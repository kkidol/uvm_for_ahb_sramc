==> flow/design.v <==
module mbist_8kx8 
#(parameter WE_WIDTH = 1,
  parameter ADDR_WIDTH = 13,
  parameter DATA_WIDTH = 8
 )
 (
  input                      b_clk,     
  input                      b_rst_n,   
  input                      b_te,      
  input [(ADDR_WIDTH-1):0]   addr_fun,
  input [(WE_WIDTH-1):0]     wen_fun,
	input                      cen_fun,
	input                      oen_fun,
	input [(DATA_WIDTH-1):0]   data_fun,
	input [(DATA_WIDTH-1):0]   ram_read_out,
	output [(ADDR_WIDTH-1):0]  addr_test,  
	output [(WE_WIDTH-1):0]    wen_test,   
	output                     cen_test,   
	output                     oen_test,   
  output [(DATA_WIDTH-1):0]  data_test,  
	output				             b_done,     
	output reg                 b_fail      
  );
  reg [(ADDR_WIDTH-1):0] test_addr;
  reg r_end;
  reg r_end_en;
  reg test_addr_rst;
  reg [(WE_WIDTH-1):0] wen_test_inner;
  reg rf_start;
  reg check_en;
  reg pattern_sel;
  wire [(DATA_WIDTH-1):0] test_pattern;
  reg [4:0] cstate, nstate;
  reg up1_down0; 
  reg count_en;  
  assign b_done = r_end;
  assign test_pattern = (pattern_sel == 1'b0) ? {DATA_WIDTH{1'b0}} : {DATA_WIDTH{1'b1}};
  assign data_test = (b_te == 1'b1) ? test_pattern   : data_fun;
  assign addr_test = (b_te == 1'b1) ? test_addr      : addr_fun;
  assign wen_test  = (b_te == 1'b1) ? wen_test_inner : wen_fun;
  assign cen_test  = (b_te == 1'b1) ? 1'b0           : cen_fun;
  assign oen_test  = (b_te == 1'b1) ? 1'b0           : oen_fun;
  always @(posedge b_clk , negedge b_rst_n) begin
    if (b_rst_n == 1'b0) 
       r_end<=1'b0;
    else if (r_end_en == 1'b1) 
       r_end<= 1'b1;
       else
         r_end <= 1'b0;
  end
  always @(posedge b_clk , negedge b_rst_n) begin
    if (b_rst_n == 1'b0) 
       test_addr <= {ADDR_WIDTH{1'b0}};
    else if (b_te == 1'b1) 
  	  if (test_addr_rst == 1'b1) 
           if (up1_down0 == 1'b1)
          	  test_addr<=  {ADDR_WIDTH{1'b0}};
           else
              test_addr<=  {ADDR_WIDTH{1'b1}};
     	else
           if (count_en == 1'b1)
               if (up1_down0 == 1'b1)
          	      test_addr<=  test_addr + 1'b1;
               else
                  test_addr<=  test_addr - 1'b1;
  end
  always @(posedge b_clk , negedge b_rst_n)
    if (b_rst_n == 1'b0) 
       b_fail<=1'b1;
    else begin
      if ((b_te == 1'b1) && (rf_start == 1'b1))
          b_fail<=  1'b0;
      if ((b_te == 1'b1) && (check_en == 1'b1) && !(test_pattern == ram_read_out))
          b_fail<=  1'b1;
     end
  always @(posedge b_clk , negedge b_rst_n) begin
    if (b_rst_n == 1'b0) 
          cstate<=5'b00000;
    else
          cstate<= nstate;
  end
  always @(cstate or b_te or r_end or test_addr) begin
    up1_down0     = 1'b1;
    count_en      = 1'b0;
    r_end_en      = 1'b0;
    pattern_sel   = 1'b0;
    test_addr_rst = 1'b0;
    rf_start      = 1'b0;
    check_en      = 1'b0;
    wen_test_inner = {WE_WIDTH{1'b1}};
    nstate        = cstate;
    case (cstate)
      5'b00000 :
          begin
             test_addr_rst = 1'b1;
             if (b_te == 1'b1 && r_end == 1'b0) begin
                   nstate   = 5'b00001;
                   rf_start = 1'b1;
             end
          end
      5'b00001 :    
          begin
    	    count_en       = 1'b1;
    	    wen_test_inner = {WE_WIDTH{1'b0}};
    	    pattern_sel    = 1'b0;
             if (test_addr == {ADDR_WIDTH{1'b1}} ) begin
                  nstate        = 5'b00010;
                  test_addr_rst = 1'b1;
    	            up1_down0     = 1'b0;
             end
          end
      5'b00010 :
          begin
    	      pattern_sel   = 1'b0;
    	      up1_down0     = 1'b0;
            test_addr_rst = 1'b1; 
            nstate        = 5'b00011;
          end
      5'b00011 :
          begin
            nstate = 5'b00100;
          end
      5'b00100 :   
          begin
             pattern_sel = 1'b0;
    	       check_en    = 1'b1;
             nstate      = 5'b00101;
          end
      5'b00101 :   
          begin
    	      up1_down0      = 1'b0;
    	      count_en       = 1'b1;
    	      wen_test_inner = {WE_WIDTH{1'b0}};
    	      pattern_sel    = 1'b1;
             if (test_addr == {ADDR_WIDTH{1'b0}}) begin
                  nstate        = 5'b00110;
                  test_addr_rst = 1'b1;
    	          up1_down0     = 1'b1;
             end
             else
                nstate        = 5'b00011;
          end
      5'b00110 :
          begin
             pattern_sel   = 1'b1;
             test_addr_rst = 1'b1;
             nstate        = 5'b00111;
          end
      5'b00111 :
          begin
             nstate = 5'b01000;
          end
      5'b01000 :   
          begin
            pattern_sel = 1'b1;
            check_en    = 1'b1;
            nstate      = 5'b01001;
          end
      5'b01001 :
          begin
             wen_test_inner = {WE_WIDTH{1'b0}};
             pattern_sel    = 1'b0;
             nstate         = 5'b01010;
          end
      5'b01010 :
          begin
            nstate = 5'b01011;
          end
      5'b01011 :
          begin
            pattern_sel = 1'b0;
            check_en    = 1'b1;
            nstate      = 5'b01100;
          end
      5'b01100 :
          begin
             wen_test_inner = {WE_WIDTH{1'b0}};
             pattern_sel    = 1'b1;
             count_en       = 1'b1;
             if (test_addr == {ADDR_WIDTH{1'b1}}) begin
                  nstate        = 5'b01101;
                  test_addr_rst = 1'b1;
             end
             else
                nstate        = 5'b00111;
          end
      5'b01101 :    
          begin
            pattern_sel   = 1'b1;
            test_addr_rst = 1'b1;
            nstate        = 5'b01110;
          end
      5'b01110 :
          begin
            nstate = 5'b01111;
          end
      5'b01111 :
          begin
            pattern_sel = 1'b1;
            check_en    = 1'b1;
            nstate      = 5'b10000;
          end
      5'b10000 :
          begin
            wen_test_inner = {WE_WIDTH{1'b0}};
            pattern_sel    = 1'b0;
            count_en       = 1'b1;
             if (test_addr == {ADDR_WIDTH{1'b1}}) begin
                   nstate        = 5'b10001;
                   test_addr_rst = 1'b1;
             end
             else         
                nstate        = 5'b01110;
          end
      5'b10001 :   
          begin
             pattern_sel   = 1'b1;
             test_addr_rst = 1'b1;
             nstate        = 5'b10010;
          end
      5'b10010 :
          begin
             nstate = 5'b10011;
          end
      5'b10011 :
          begin
             pattern_sel=1'b0;
             check_en=1'b1;
             nstate = 5'b10100;
          end
      5'b10100 :
          begin
             wen_test_inner = {WE_WIDTH{1'b0}};
             pattern_sel   = 1'b1;
             nstate = 5'b10101;
          end
      5'b10101 :
          begin
             nstate = 5'b10110;
          end
      5'b10110 :
          begin
             pattern_sel=1'b1;
             check_en=1'b1;
             nstate = 5'b10111;
          end
      5'b10111 :
          begin
             wen_test_inner = {WE_WIDTH{1'b0}};
             pattern_sel    = 1'b0;
             count_en       = 1'b1;
             if (test_addr == {ADDR_WIDTH{1'b1}}) begin
                   nstate        = 5'b11000;
                   test_addr_rst = 1'b1;
             end
             else
                nstate        = 5'b10010;
          end
      5'b11000 :
          begin
             pattern_sel   = 1'b0;
             test_addr_rst = 1'b1;
             nstate        = 5'b11001;
          end
      5'b11001 :
          begin
             nstate        = 5'b11010;
          end
      5'b11010 :
          begin
             pattern_sel = 1'b0;
             check_en    = 1'b1;
             count_en    = 1'b1;
             if (test_addr == {ADDR_WIDTH{1'b1}}) begin
                   nstate        = 5'b00000;
                   test_addr_rst = 1'b1;
                   r_end_en      = 1'b1;
             end
             else
                nstate = 5'b11001;
          end
      default :
          begin
             nstate        = 5'b00000;
             test_addr_rst = 1'b1;
          end 
    endcase
  end
endmodule
# ---- Step by step through the tools: mbist_8kx8
# Tool output for the design above, in the order of the flow.
# Line numbers count from 1 in the design file above.
# Not given: -
dict set report inputs {
  top {mbist_8kx8}
  clock {b_clk}
  lib {sky130hd}
  corner {tt_025C_1v80}
}

# ---- Elaborated design
# Counts by Yosys on the flattened word-level netlist (proc, flatten, opt, wreduce; memories kept). Register bits leave out memories and registers merged into their read ports (data or address). Print and check cells are left out. Cells with the same type and inputs are merged into one.
dict set report bits {
  regBits 20
  input_bits 35
  out_inout_bits 26
}
dict set report op_classes {
  n_addsub 2
  n_eq 30
  muxes 33
  bitwise 1
  n_reduce_logical 17
}
# operator n
set op_table {}
lappend op_table {{case mux 5 bit (select 27 bit)} 1}
lappend op_table {{2-to-1 mux 13 bit} 5}
lappend op_table {{== test 5 bit with constant B} 11}
lappend op_table {{== test 5 x 4 -> 1 bit with constant B} 8}
lappend op_table {{== test 5 x 3 -> 1 bit with constant B} 4}
lappend op_table {{2-to-1 mux 5 bit} 4}
lappend op_table {{2-to-1 mux 1 bit} 16}
lappend op_table {{2-to-1 mux 8 bit} 2}
lappend op_table {{OR reduction 15 bit} 1}
lappend op_table {{OR reduction 7 bit} 2}
lappend op_table {{adder 13 x 1 -> 13 bit with constant B} 1}
lappend op_table {{subtractor 13 x 1 -> 13 bit with constant B} 1}
lappend op_table {{== test 13 bit with constant B} 1}
lappend op_table {{logical NOT 13 bit} 1}
lappend op_table {{== test 5 x 2 -> 1 bit with constant B} 2}
lappend op_table {{OR reduction 9 bit} 1}
lappend op_table {{== test 8 bit} 1}
lappend op_table {{2-to-1 mux 4 bit} 2}
lappend op_table {{OR reduction 6 bit} 1}
lappend op_table {{case mux 1 bit (select 3 bit)} 2}
lappend op_table {{== test 5 x 1 -> 1 bit with constant B} 1}
lappend op_table {{logical NOT 5 bit} 1}
lappend op_table {{OR reduction 5 bit} 1}
lappend op_table {{logical AND 1 bit} 4}
lappend op_table {{inequality test 2 bit with constant B} 2}
lappend op_table {{AND reduction 2 bit} 2}
lappend op_table {{nonzero test 2 bit} 2}
lappend op_table {{2-to-1 mux 3 bit} 1}
# Not listed: further kinds 2, cells in them 2.

# ---- Longest topological paths
# Yosys ltp: most cells in a row. Word level: on the elaborated netlist, between registers, memories and ports. Mapped: between sequential cells and ports; inverters and the memories' decode and read muxes count.
dict set report logic_depth {
  depth_word 8
  ABC_AREA 0
  depth_mapped 13
}

# ---- Netlist
# Yosys stat after the flow's synthesis: flattened, memories mapped to cells. It holds for the ABC_AREA given above (unset counts as 0); a run with the other value may have another netlist.
# Totals and module areas in this step are rounded.
# type n type_area_um2
set types {}
lappend types {sky130_fd_sc_hd__dfrtp_1 40 1000.96}
lappend types {sky130_fd_sc_hd__mux2_2 13 146.39}
lappend types {sky130_fd_sc_hd__ha_1 11 137.632}
lappend types {sky130_fd_sc_hd__nand2_1 22 82.579}
lappend types {sky130_fd_sc_hd__a21o_1 10 75.072}
lappend types {sky130_fd_sc_hd__mux2i_1 6 60.058}
lappend types {sky130_fd_sc_hd__nor2_1 16 60.058}
lappend types {sky130_fd_sc_hd__o21a_1 8 60.058}
lappend types {sky130_fd_sc_hd__dfstp_2 2 52.55}
lappend types {sky130_fd_sc_hd__a21oi_1 10 50.048}
lappend types {sky130_fd_sc_hd__nand4_1 8 50.048}
lappend types {sky130_fd_sc_hd__nor3_1 9 45.043}
lappend types {sky130_fd_sc_hd__nor4_1 7 43.792}
lappend types {sky130_fd_sc_hd__o21ai_0 8 40.038}
lappend types {sky130_fd_sc_hd__and2_1 6 37.536}
lappend types {sky130_fd_sc_hd__nand3_1 7 35.034}
lappend types {sky130_fd_sc_hd__o21ai_1 7 35.034}
lappend types {sky130_fd_sc_hd__xnor2_1 4 35.034}
# Not listed: further types 32, cells in them 57.
dict set report synth_totals {
  stdcells 251
  mapped_area_mm2 0.00249
  ffs 42
  buffers 6
}

# ---- Timing after synthesis
# Source: OpenSTA report_checks on the synthesized netlist (no wires, ideal clock, input and output delay 20% of the period each), path of least setup slack; recovery checks are left aside. Register names are those of the netlist, which keeps one name where synthesis merged equal registers.
dict set report synth_timing {
  path_type {reg2reg}
  from {register test_addr[1]}
  to {register test_addr[12]}
  tclk_ns 3.39
  launch_ns 0.000
  arrival_ns 3.118
  required_time_ns 3.264
  setup_slack_ns 0.146
  delay_ns 3.244
  stages 14
  period_less_setup_slack_ns 3.244
}
# "delay_ns" is the arrival time less input delay plus setup time.
# "stages" counts driving pins, that of a launching flip-flop among them; a cell with two outputs on the path counts twice.
# "period_less_setup_slack_ns" is the clock period less the worst setup slack; recovery checks do not enter. This is arithmetic on one report: input and output delays are still those of the set period (20% each).
# The rows between start and end are the longest chain of elaborated cells between them; the timing report does not say that the signal goes this way. Where chains are equally long, one stands for them.
# Each line given opens the expression or statement behind the cell; cells for indexed reads and writes are added by Yosys, which also makes memories of some case tables.
# A register here has more assigning lines than the two given.
dict set report synth_via {
  cell_sequence {sky130_fd_sc_hd__dfrtp_1 -> sky130_fd_sc_hd__nand4_1 -> sky130_fd_sc_hd__or4_1 -> sky130_fd_sc_hd__buf_2 -> sky130_fd_sc_hd__a21oi_4 -> sky130_fd_sc_hd__nand2_2 -> sky130_fd_sc_hd__clkinv_2 -> sky130_fd_sc_hd__ha_1 -> sky130_fd_sc_hd__o211ai_1 -> sky130_fd_sc_hd__a21oi_1 -> sky130_fd_sc_hd__o211a_1 -> sky130_fd_sc_hd__o41ai_1 -> sky130_fd_sc_hd__a31oi_1 -> sky130_fd_sc_hd__a221o_1}
  elab_chain_cells 6
  cells_between 15
  classes_between {2 x add/sub; 1 x eq/ne; 9 x mux; 3 x reduce/logical}
}
# element line
set synth_rtl {}
lappend synth_rtl {{start, declared} 24} ;# reg [(ADDR_WIDTH-1):0] test_addr;
lappend synth_rtl {{start, assigned} 63} ;# test_addr<= test_addr + 1'b1;
lappend synth_rtl {{start, assigned} 65} ;# test_addr<=  test_addr - 1'b1;
lappend synth_rtl {{logical NOT 13 bit} 135} ;# if (test_addr == {ADDR_WIDTH{1'b0}}) begin
lappend synth_rtl {{2-to-1 mux 1 bit} 135}
lappend synth_rtl {{case mux 1 bit (select 3 bit)} 92} ;# case (cstate)
lappend synth_rtl {{2-to-1 mux 13 bit} 62} ;# if (up1_down0 == 1'b1)
lappend synth_rtl {{2-to-1 mux 13 bit} 61} ;# if (count_en == 1'b1)
lappend synth_rtl {{2-to-1 mux 13 bit} 55} ;# if (test_addr_rst == 1'b1)
lappend synth_rtl {{end, assigned} 63}
lappend synth_rtl {{end, assigned} 65}
lappend synth_rtl {{end, declared} 24}

# ---- Timing after layout
# From the final timing report of run 2: the path of least setup slack in the routed layout; clock arrival at registers is part of the times.
dict set report layout_timing {
  path_type {reg2reg}
  from {register test_addr[12]}
  to {register test_addr[12]}
  tclk_ns 3.95
  launch_ns 0.29
  arrival_ns 3.81
  required_time_ns 4.13
  setup_slack_ns 0.32
  stages 13
}
# The rows between start and end are the longest chain of elaborated cells between them; the timing report does not say that the signal goes this way. Where chains are equally long, one stands for them.
# A register here has more assigning lines than the two given.
dict set report layout_via {
  cell_sequence {sky130_fd_sc_hd__dfrtp_1 -> sky130_fd_sc_hd__nand4_1 -> sky130_fd_sc_hd__or4_4 -> sky130_fd_sc_hd__a21oi_4 -> sky130_fd_sc_hd__nand2_2 -> sky130_fd_sc_hd__clkinv_2 -> sky130_fd_sc_hd__ha_1 -> sky130_fd_sc_hd__o211ai_1 -> sky130_fd_sc_hd__a21oi_1 -> sky130_fd_sc_hd__o211a_1 -> sky130_fd_sc_hd__o41ai_1 -> sky130_fd_sc_hd__a31oi_1 -> sky130_fd_sc_hd__a221o_1}
  elab_chain_cells 6
  cells_between 15
  classes_between {2 x add/sub; 1 x eq/ne; 9 x mux; 3 x reduce/logical}
}
# element line
set layout_rtl {}
lappend layout_rtl {{start, declared} 24} ;# reg [(ADDR_WIDTH-1):0] test_addr;
lappend layout_rtl {{start, assigned} 63} ;# test_addr<= test_addr + 1'b1;
lappend layout_rtl {{start, assigned} 65} ;# test_addr<=  test_addr - 1'b1;
lappend layout_rtl {{logical NOT 13 bit} 135} ;# if (test_addr == {ADDR_WIDTH{1'b0}}) begin
lappend layout_rtl {{2-to-1 mux 1 bit} 135}
lappend layout_rtl {{case mux 1 bit (select 3 bit)} 92} ;# case (cstate)
lappend layout_rtl {{2-to-1 mux 13 bit} 62} ;# if (up1_down0 == 1'b1)
lappend layout_rtl {{2-to-1 mux 13 bit} 61} ;# if (count_en == 1'b1)
lappend layout_rtl {{2-to-1 mux 13 bit} 55} ;# if (test_addr_rst == 1'b1)
lappend layout_rtl {{end, assigned} 63}
lappend layout_rtl {{end, assigned} 65}
lappend layout_rtl {{end, declared} 24}

--- measured runs ---
Top module mbist_8kx8; platform sky130hd; tools Yosys and OpenROAD; 2 stored runs in no particular order. Input and output delays are each 20% of the period that was set; the output load is 0.01 pF.
"achieved_period_ns": clock period set for the run, less the worst setup slack. It is reckoned from that one timing run; input and output delays stay at 20% of the period that was set.
By "worstPathTime_ns" is meant the share of the clock period that the worst setup path is allowed (20% is reserved at inputs, 20% at outputs), minus its slack. Clock arrival times at its registers enter into it.
By "power.total_uw" is meant OpenSTA's value without simulated activity: inputs other than the clock are taken to toggle once in ten clock periods, and the tool carries that through the logic.
Values from the reports are rounded here.

# run 1
==> flow/run.sh <==
#!/bin/bash
# the make line also repeats the synthesis and layout settings of config.mk as NAME=value (left out here)
make -C /OpenROAD-flow-scripts/flow DESIGN_CONFIG=/design/flow/config.mk WORK_HOME=/design/flow/orfs CLKGATE_MAP_FILE= finish
==> flow/config.mk <==
export PLATFORM = sky130hd
export DESIGN_NAME = mbist_8kx8
export DESIGN_NICKNAME = mbist_8kx8
export VERILOG_FILES = /design/flow/design.v
export SDC_FILE = /design/flow/constraint.sdc
export NUM_CORES = 4
export LEC_CHECK = 0
export ABC_AREA = 1
export CAP_MARGIN = 30
export CELL_PAD_IN_SITES_GLOBAL_PLACEMENT = 3
export CORE_MARGIN = 2
export CORE_UTILIZATION = 67
export MIN_ROUTING_LAYER = met1
export PLACE_DENSITY = 0.36
export SLEW_MARGIN = 20
==> flow/constraint.sdc <==
create_clock -name core_clock -period 3.84 [get_ports {b_clk}]
set_input_delay 0.7680 -clock core_clock [delete_from_list [all_inputs] [get_ports {b_clk}]]
set_output_delay 0.7680 -clock core_clock [all_outputs]
set_load 0.01 [all_outputs]

==> run 1: results <==
outcome="unfinished; error GPL-0301 in placement"

# run 2
==> flow/run.sh <==
#!/bin/bash
# the make line also repeats the synthesis and layout settings of config.mk as NAME=value (left out here)
make -C /OpenROAD-flow-scripts/flow DESIGN_CONFIG=/design/flow/config.mk WORK_HOME=/design/flow/orfs CLKGATE_MAP_FILE= finish
==> flow/config.mk <==
export PLATFORM = sky130hd
export DESIGN_NAME = mbist_8kx8
export DESIGN_NICKNAME = mbist_8kx8
export VERILOG_FILES = /design/flow/design.v
export SDC_FILE = /design/flow/constraint.sdc
export NUM_CORES = 4
export LEC_CHECK = 0
export CAP_MARGIN = 20
export CORE_MARGIN = 2
export CORE_UTILIZATION = 43
export SLEW_MARGIN = 20
==> flow/constraint.sdc <==
create_clock -name core_clock -period 3.95 [get_ports {b_clk}]
set_input_delay 0.7900 -clock core_clock [delete_from_list [all_inputs] [get_ports {b_clk}]]
set_output_delay 0.7900 -clock core_clock [all_outputs]
set_load 0.01 [all_outputs]

==> run 2: results <==
timing.setup.tns_ns=0.000
worstPathTime_ns=3.63
worst_setup_path_type="reg2reg"
setup_worst_slack_ns=0.321
cell_area_final_mm2=0.0033
power.total_uw=1070
achieved_period_ns=3.629
synthesis_area_mm2=0.00249
design_die_area_mm2=0.00642
fin_hold_ws_ns=0.382
finalUtil_frac=0.595
--- end ---
